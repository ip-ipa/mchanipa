==> flow/design.v <==
module trans_queue_ipa
  #(
    parameter TRANS_QUEUE_WIDTH     = 10,
    parameter TRANS_QUEUE_DEPTH     = 2,
    parameter TCDM_ADD_WIDTH        = 16,
    parameter EXT_ADD_WIDTH         = 16,
    parameter MCHAN_LEN_WIDTH       = 16,
    parameter LOG_TRANS_QUEUE_DEPTH = $clog2(TRANS_QUEUE_DEPTH)
    )
   (
    input  logic                         clk_i,
    input  logic                         rst_ni,
    input  logic                         req_i,
    output logic                         gnt_o,
    input  logic [TRANS_QUEUE_WIDTH-1:0] dat_i,
    output logic                         tx_req_o,
    input  logic                         tx_gnt_i,
    output logic [TRANS_QUEUE_WIDTH-1:0] tx_dat_o,
    output logic                         rx_req_o,
    input  logic                         rx_gnt_i,
    output logic [TRANS_QUEUE_WIDTH-1:0] rx_dat_o
    );
   logic [LOG_TRANS_QUEUE_DEPTH-1:0]                        s_pointer_in;      
   logic [LOG_TRANS_QUEUE_DEPTH-1:0]                        s_pointer_in_tx;   
   logic [LOG_TRANS_QUEUE_DEPTH-1:0]                        s_pointer_in_rx;   
   logic [LOG_TRANS_QUEUE_DEPTH-1:0]                        s_pointer_out_tx;  
   logic [LOG_TRANS_QUEUE_DEPTH-1:0]                        s_pointer_out_rx;  
   logic [TRANS_QUEUE_DEPTH-1:0][LOG_TRANS_QUEUE_DEPTH-1:0] s_table_tx;        
   logic [TRANS_QUEUE_DEPTH-1:0][LOG_TRANS_QUEUE_DEPTH-1:0] s_table_rx;        
   logic [TRANS_QUEUE_DEPTH-1:0]                            s_busy;            
   logic [LOG_TRANS_QUEUE_DEPTH:0]                          s_elements;        
   logic [LOG_TRANS_QUEUE_DEPTH:0]                          s_tx_elements;     
   logic [LOG_TRANS_QUEUE_DEPTH:0]                          s_rx_elements;     
   logic [TRANS_QUEUE_DEPTH-1:0][TRANS_QUEUE_WIDTH-1:0]     s_buffer;
   logic                                                    s_full;
   logic                                                    s_push;
   logic                                                    s_pop_tx;
   logic                                                    s_pop_rx;
   integer                                                  s_loop1,s_loop2,s_loop3;
   assign s_full = (s_elements == TRANS_QUEUE_DEPTH);
   assign s_push   = req_i && !s_full;
   assign s_pop_tx = tx_gnt_i && tx_req_o;
   assign s_pop_rx = rx_gnt_i && rx_req_o;
   always @(posedge clk_i or negedge rst_ni)
     begin
        if (rst_ni == 1'b0)
          begin
             s_elements    <= 0;
             s_tx_elements <= 0;
             s_rx_elements <= 0;
          end
        else
          begin
             case ({s_push,s_pop_tx,s_pop_rx})
               3'b000:
                 begin
                    s_elements    <= s_elements;
                    s_tx_elements <= s_tx_elements;
                    s_rx_elements <= s_rx_elements;
                 end
               3'b001:
                 begin
                    s_elements    <= s_elements - 1;
                    s_tx_elements <= s_tx_elements;
                    s_rx_elements <= s_rx_elements - 1;
                 end
               3'b010:
                 begin
                    s_elements    <= s_elements - 1;
                    s_tx_elements <= s_tx_elements - 1;
                    s_rx_elements <= s_rx_elements;
                 end
               3'b011:
                 begin
                    s_elements    <= s_elements - 2;
                    s_tx_elements <= s_tx_elements - 1;
                    s_rx_elements <= s_rx_elements - 1;
                 end
               3'b100:
                 begin
                    s_elements <= s_elements + 1;
                    if (dat_i[MCHAN_LEN_WIDTH + TCDM_ADD_WIDTH + EXT_ADD_WIDTH] == 1'b0)  
                      begin
                         s_tx_elements <= s_tx_elements + 1;
                         s_rx_elements <= s_rx_elements;
                      end
                    else  
                      begin
                         s_tx_elements <= s_tx_elements;
                         s_rx_elements <= s_rx_elements + 1;
                      end
                 end
               3'b101:
                 begin
                    s_elements <= s_elements;
                    if (dat_i[MCHAN_LEN_WIDTH + TCDM_ADD_WIDTH + EXT_ADD_WIDTH] == 1'b0)  
                      begin
                         s_tx_elements <= s_tx_elements + 1;
                         s_rx_elements <= s_rx_elements - 1;
                      end
                    else  
                      begin
                         s_tx_elements <= s_tx_elements;
                         s_rx_elements <= s_rx_elements;
                      end
                 end
               3'b110:
                 begin
                    s_elements <= s_elements;
                    if (dat_i[MCHAN_LEN_WIDTH + TCDM_ADD_WIDTH + EXT_ADD_WIDTH] == 1'b0)  
                      begin
                         s_tx_elements <= s_tx_elements;
                         s_rx_elements <= s_rx_elements;
                      end
                    else  
                      begin
                         s_tx_elements <= s_tx_elements - 1;
                         s_rx_elements <= s_rx_elements + 1;
                      end
                 end
               3'b111:
                 begin
                    s_elements <= s_elements - 1;
                    if (dat_i[MCHAN_LEN_WIDTH + TCDM_ADD_WIDTH + EXT_ADD_WIDTH] == 1'b0)  
                      begin
                         s_tx_elements <= s_tx_elements;
                         s_rx_elements <= s_rx_elements - 1;
                      end
                    else  
                      begin
                         s_tx_elements <= s_tx_elements - 1;
                         s_rx_elements <= s_rx_elements;
                      end
                 end
             endcase
          end
     end
   always_comb
     begin
	s_pointer_in = 0;
        for (s_loop1 = TRANS_QUEUE_DEPTH - 1 ; s_loop1 >= 0  ; s_loop1 = s_loop1 - 1)
          begin
             if (s_busy[s_loop1] == 1'b0)
               s_pointer_in = s_loop1;
          end
     end
   always @(posedge clk_i or negedge rst_ni)
     begin
        if (rst_ni == 1'b0)
          begin
             for (s_loop2 = 0 ; s_loop2 < TRANS_QUEUE_DEPTH ; s_loop2 = s_loop2 + 1)
               s_buffer[s_loop2] <= 0;
          end
        else
        begin
           if (req_i && !s_full)
             s_buffer[s_pointer_in] <= dat_i;
        end
     end
   always @(posedge clk_i or negedge rst_ni)
     begin
        if (rst_ni == 1'b0)
          begin
             s_pointer_in_rx  <= 0;
             s_pointer_in_tx  <= 0;
             s_pointer_out_rx <= 0;
             s_pointer_out_tx <= 0;
             s_busy           <= 0;
             for (s_loop3 = 0 ; s_loop3 < TRANS_QUEUE_DEPTH ; s_loop3 = s_loop3 + 1)
               begin
                  s_table_tx[s_loop3] <= 0;
                  s_table_rx[s_loop3] <= 0;
               end
          end
        else
          begin
             if (req_i && !s_full)
               begin
                  if (dat_i[MCHAN_LEN_WIDTH + TCDM_ADD_WIDTH + EXT_ADD_WIDTH] == 1'b0)  
                    begin
                       s_table_tx[s_pointer_in_tx] <= s_pointer_in;
                       s_busy[s_pointer_in] <= 1;
                       if (s_pointer_in_tx == $unsigned(TRANS_QUEUE_DEPTH - 1))
		         s_pointer_in_tx <= 0;
		       else
                         s_pointer_in_tx <= s_pointer_in_tx + 1;
                    end
                  else  
                    begin
                       s_table_rx[s_pointer_in_rx] <= s_pointer_in;
                       s_busy[s_pointer_in] <= 1;
                       if (s_pointer_in_rx == $unsigned(TRANS_QUEUE_DEPTH - 1))
		         s_pointer_in_rx <= 0;
		       else
                         s_pointer_in_rx <= s_pointer_in_rx + 1;
                    end
               end
             if (tx_gnt_i && tx_req_o)
               begin
                  s_busy[s_table_tx[s_pointer_out_tx]] <= 0;
		  if (s_pointer_out_tx == $unsigned(TRANS_QUEUE_DEPTH-1))
		    s_pointer_out_tx <= 0;
		  else
		    s_pointer_out_tx <= s_pointer_out_tx + 1;
               end
             if (rx_gnt_i && rx_req_o)
               begin
                  s_busy[s_table_rx[s_pointer_out_rx]] <= 0;
		  if (s_pointer_out_rx == $unsigned(TRANS_QUEUE_DEPTH-1))
		    s_pointer_out_rx <= 0;
		  else
		    s_pointer_out_rx <= s_pointer_out_rx + 1;
               end
          end
     end
   assign tx_dat_o  = s_buffer[s_table_tx[s_pointer_out_tx]];
   assign rx_dat_o  = s_buffer[s_table_rx[s_pointer_out_rx]];
   assign tx_req_o = (s_tx_elements != 0);
   assign rx_req_o = (s_rx_elements != 0);
   assign gnt_o = ~s_full;
endmodule
=== Step by step through the tools: trans_queue_ipa ===
The steps from the RTL of trans_queue_ipa to its reports follow in flow order.
Line numbers count from 1 in the design file above.
Operators carry their Yosys type and port widths (W data, S select, Z words).
Cell names lack the library's common part.
A cell with -- has no value.

* Top module: trans_queue_ipa
* Clock port: clk_i
* Standard-cell library: sky130hd
* Timing corner: tt_025C_1v80

=== After elaboration ===
Counts by Yosys on the flattened word-level netlist (proc, flatten, opt, wreduce; memories kept). Register bits leave out memories and registers merged into their read ports (data or address). Print and check cells are left out. Cells with the same type and inputs are merged into one.

* Memory bits (read-only): 0
* Bits in registers: 33
* Memory cells: 0
* Latch bits: 0
* RAM bits: 0
* Clocked read ports x word width: 0

* Bitwise operators: 16
* Shift-type cells: 13
* Add/sub/neg operators: 14
* Multiply operators: 3
* Eq/ne operators: 8
* Div/mod/pow operators: 0
* Magnitude comparators: 0
* Multiplexer cells: 11
* Reductions and logical operators: 14

{| class="wikitable"
|+ Operator list
! kind !! number
|-
| $shiftx A20 B6 Y10 || 2
|-
| $shift A10 B33 Y20 || 1
|-
| $shift A10 B33 Y20 const A || 1
|-
| $neg A5 Y33 || 1
|-
| $and A20 B20 Y20 || 1
|-
| $or A20 B20 Y20 || 1
|-
| $not A20 Y20 || 1
|-
| $shift A1 B2 Y2 const A || 6
|-
| $mul A1 B3 Y4 const B || 3
|-
| $eq A3 B3 Y1 const B || 4
|-
| $reduce_or A4 Y1 || 3
|-
| $neg A1 Y2 || 4
|-
| $and A2 B2 Y2 || 4
|-
| $or A2 B2 Y2 || 4
|-
| $not A2 Y2 || 4
|-
| $mux W2 || 4
|-
| $sub A2 B1 Y2 const B || 3
|-
| $eq A3 B2 Y1 const B || 2
|-
| $reduce_or A3 Y1 || 2
|-
| $pmux W2 S3 || 1
|-
| $mux W1 || 5
|-
| $add A2 B1 Y2 const B || 2
|-
| $reduce_bool A2 Y1 || 2
|-
| $reduce_or A2 Y1 || 2
|-
| $pmux W2 S2 || 1
|-
| $add A1 B1 Y1 const B || 3
|-
| $logic_and A1 B1 Y1 || 3
|-
| $eq A3 B1 Y1 const B || 1
|}

Not listed: further kinds 8, cells in them 8.

=== Logic depth ===
Depth = most cells in a row (Yosys ltp): at word level without a register or memory, in the mapped netlist without a sequential cell, where the memories' decode and read muxes count.

* Depth in word-level cells: 14
* ABC_AREA: 1
* Mapped depth: 11

=== Netlist ===
Yosys stat after the flow's synthesis: flattened, memories mapped to cells. It holds for the ABC_AREA given above (unset counts as 0); a run with the other value may have another netlist.
Totals and module areas in this step are rounded.

{| class="wikitable"
|+ Cell types
! type !! number !! total area (sq um)
|-
| dfrtp_1 || 32 || 800.768
|-
| nand2_1 || 63 || 236.477
|-
| inv_1 || 23 || 86.333
|-
| o21ai_1 || 17 || 85.082
|-
| buf_4 || 10 || 75.072
|-
| o21ai_0 || 11 || 55.053
|-
| nand3_1 || 10 || 50.048
|-
| xor2_1 || 5 || 43.792
|-
| nor2_4 || 2 || 22.522
|-
| nand2_2 || 3 || 18.768
|-
| nor2_1 || 5 || 18.768
|-
| a21oi_4 || 1 || 16.266
|-
| buf_2 || 3 || 15.014
|-
| ha_1 || 1 || 12.512
|-
| nand2_4 || 1 || 11.261
|-
| a221oi_1 || 1 || 8.758
|-
| inv_2 || 2 || 7.507
|-
| nand4_1 || 1 || 6.256
|}

Not listed: further types 5, cells in them 5.

* Area of sequential cells: 0.0008008 sq mm
* Cell count: 196
* Flip-flops: 32
* Chip area (Yosys): 0.001597 sq mm

=== Worst setup path after synthesis ===
Path of least setup slack by OpenSTA after synthesis, without wires, with an ideal clock, recovery checks aside; 20% of the period is set as input and as output delay. Where synthesis merged equal registers, the netlist keeps one of their names.

* Path kind: reg2out
* Start point: register (no name shown)
* End point: output rx_dat_o[0]
* Launch time at the first pin: 0 ps
* Slack: 836 ps
* Delay of the path: 1092 ps
* Output delay: 482 ps
* Arrival time: 1092 ps
* Period: 2410 ps
* Stages: 6
* Period reached after synthesis: 1574 ps

"delay of the path" is the arrival time less input delay plus setup time.
At an output port there is no setup time.
"stages" counts driving pins, that of a launching flip-flop among them; a cell with two outputs on the path counts twice.
"period reached after synthesis" is the clock period less the worst setup slack; recovery checks do not enter. This is arithmetic on one report: input and output delays are still those of the set period (20% each).

* Cells stage by stage: dfrtp_1 > or2_2 > nand2_1 > buf_2 > nand2_1 > nand2_1

{| class="wikitable"
|+ RTL lines, path after synthesis
! what !! line !! source
|-
| end: declaration || 21 || <nowiki>output logic [TRANS_QUEUE_WIDTH-1:0] rx_dat_o</nowiki>
|}

No chain of elaborated cells between the ends is given.

=== Timing after layout ===
Path of least setup slack in the final report of job 2 (OpenROAD, finished layout, wires in). Where an end is a register, its clock arrival counts in the times.
The path's times are printed in steps of 10 ps; the period is the one set.

* Path kind: reg2out
* Start point: register s_rx_elements[0]
* End point: output rx_req_o
* Output delay: 380 ps
* Launch time at the first pin: 270 ps
* Slack: 100 ps
* Arrival time: 1420 ps
* Period: 1900 ps
* Stages: 4

The rows between start and end are the longest chain of elaborated cells between them; the timing report does not say that the signal goes this way. Where chains are equally long, one stands for them.
Each line given opens the expression or statement behind the cell; cells for indexed reads and writes are added by Yosys, which also makes memories of some case tables.
At most two assigning lines are given for a register; there are more.

* Cells stage by stage: dfrtp_1 > nor2_4 > inv_1 > clkdlybuf4s50_1
* Length of the longest elaborated chain: 1
* Elaborated cells on any way between the ends: 1
* RTL lines with such cells: 1

{| class="wikitable"
|+ RTL lines, path post-layout
! what !! line !! source
|-
| start: declaration || 33 || <nowiki>logic [LOG_TRANS_QUEUE_DEPTH:0]                          s_rx_elements;</nowiki>
|-
| start: assignment || 59 || <nowiki>s_rx_elements <= s_rx_elements;</nowiki>
|-
| start: assignment || 65 || <nowiki>s_rx_elements <= s_rx_elements - 1;</nowiki>
|-
| $reduce_bool A2 Y1 || 219 || <nowiki>assign rx_req_o = (s_rx_elements != 0);</nowiki>
|-
| end: declaration || 19 || <nowiki>output logic                         rx_req_o,</nowiki>
|}

trans_queue_ipa through Yosys and OpenROAD on sky130hd: 2 stored runs, unordered, with their settings and measured results. The constraints put input and output delay at 20% of the set period each and load the outputs with 0.01 pF.
"period achieved" = clock period - worst setup slack. The figure is calculated, with input and output delays left at 20% of the set period.
By "time of the worst setup path" is meant the share of the clock period that the worst setup path is allowed (20% is reserved at inputs, 20% at outputs), minus its slack. Clock arrival times at its registers enter into it.
By "total power after layout" is meant OpenSTA's value without simulated activity: inputs other than the clock are taken to toggle once in ten clock periods, and the tool carries that through the logic.
"time of the worst setup path" is given in steps of 10 ps.
The results are shown rounded.

=== Job 1 ===
{| class="wikitable"
! Setting !! Value
|-
| period_ns || 1.86
|-
| CORE_UTILIZATION || 71
|-
| SETUP_SLACK_MARGIN || 0.28
|-
| PLACE_DENSITY_LB_ADDON || 0.06
|-
| CORE_ASPECT_RATIO || 0.87
|-
| GPL_ROUTABILITY_DRIVEN || 1
|-
| MIN_ROUTING_LAYER || met1
|-
| CAP_MARGIN || 20
|-
| CORE_MARGIN || 2
|-
| SLEW_MARGIN || 20
|}
Did not finish, placement stopped with FLW-0024.

=== Job 2 ===
{| class="wikitable"
! Setting !! Value
|-
| period_ns || 1.9
|-
| CORE_UTILIZATION || 49
|-
| PLACE_DENSITY_LB_ADDON || 0.16
|-
| CORE_ASPECT_RATIO || 1.3
|-
| CORE_MARGIN || 5
|-
| ABC_AREA || 1
|-
| GPL_ROUTABILITY_DRIVEN || 0
|-
| CTS_CLUSTER_DIAMETER || 381
|-
| MIN_ROUTING_LAYER || met2
|-
| CAP_MARGIN || 20
|-
| SLEW_MARGIN || 20
|-
! Result !! Value
|-
| Chip area in the Yosys report || 0.001597 sq mm
|-
| Total die area || 0.00451 sq mm
|-
| Area of the standard cells in the finished layout || 0.002033 sq mm
|-
| Utilization after routing || 65.4%
|-
| Smallest setup slack || 96 ps
|-
| Final setup TNS || 0 ps
|-
| Post-route worst hold slack || 491 ps
|-
| Total power after layout || 0.003635 W
|-
| Period achieved || 1804 ps
|-
| Time of the worst setup path || 1420 ps
|-
| Worst path kind || reg2out
|}
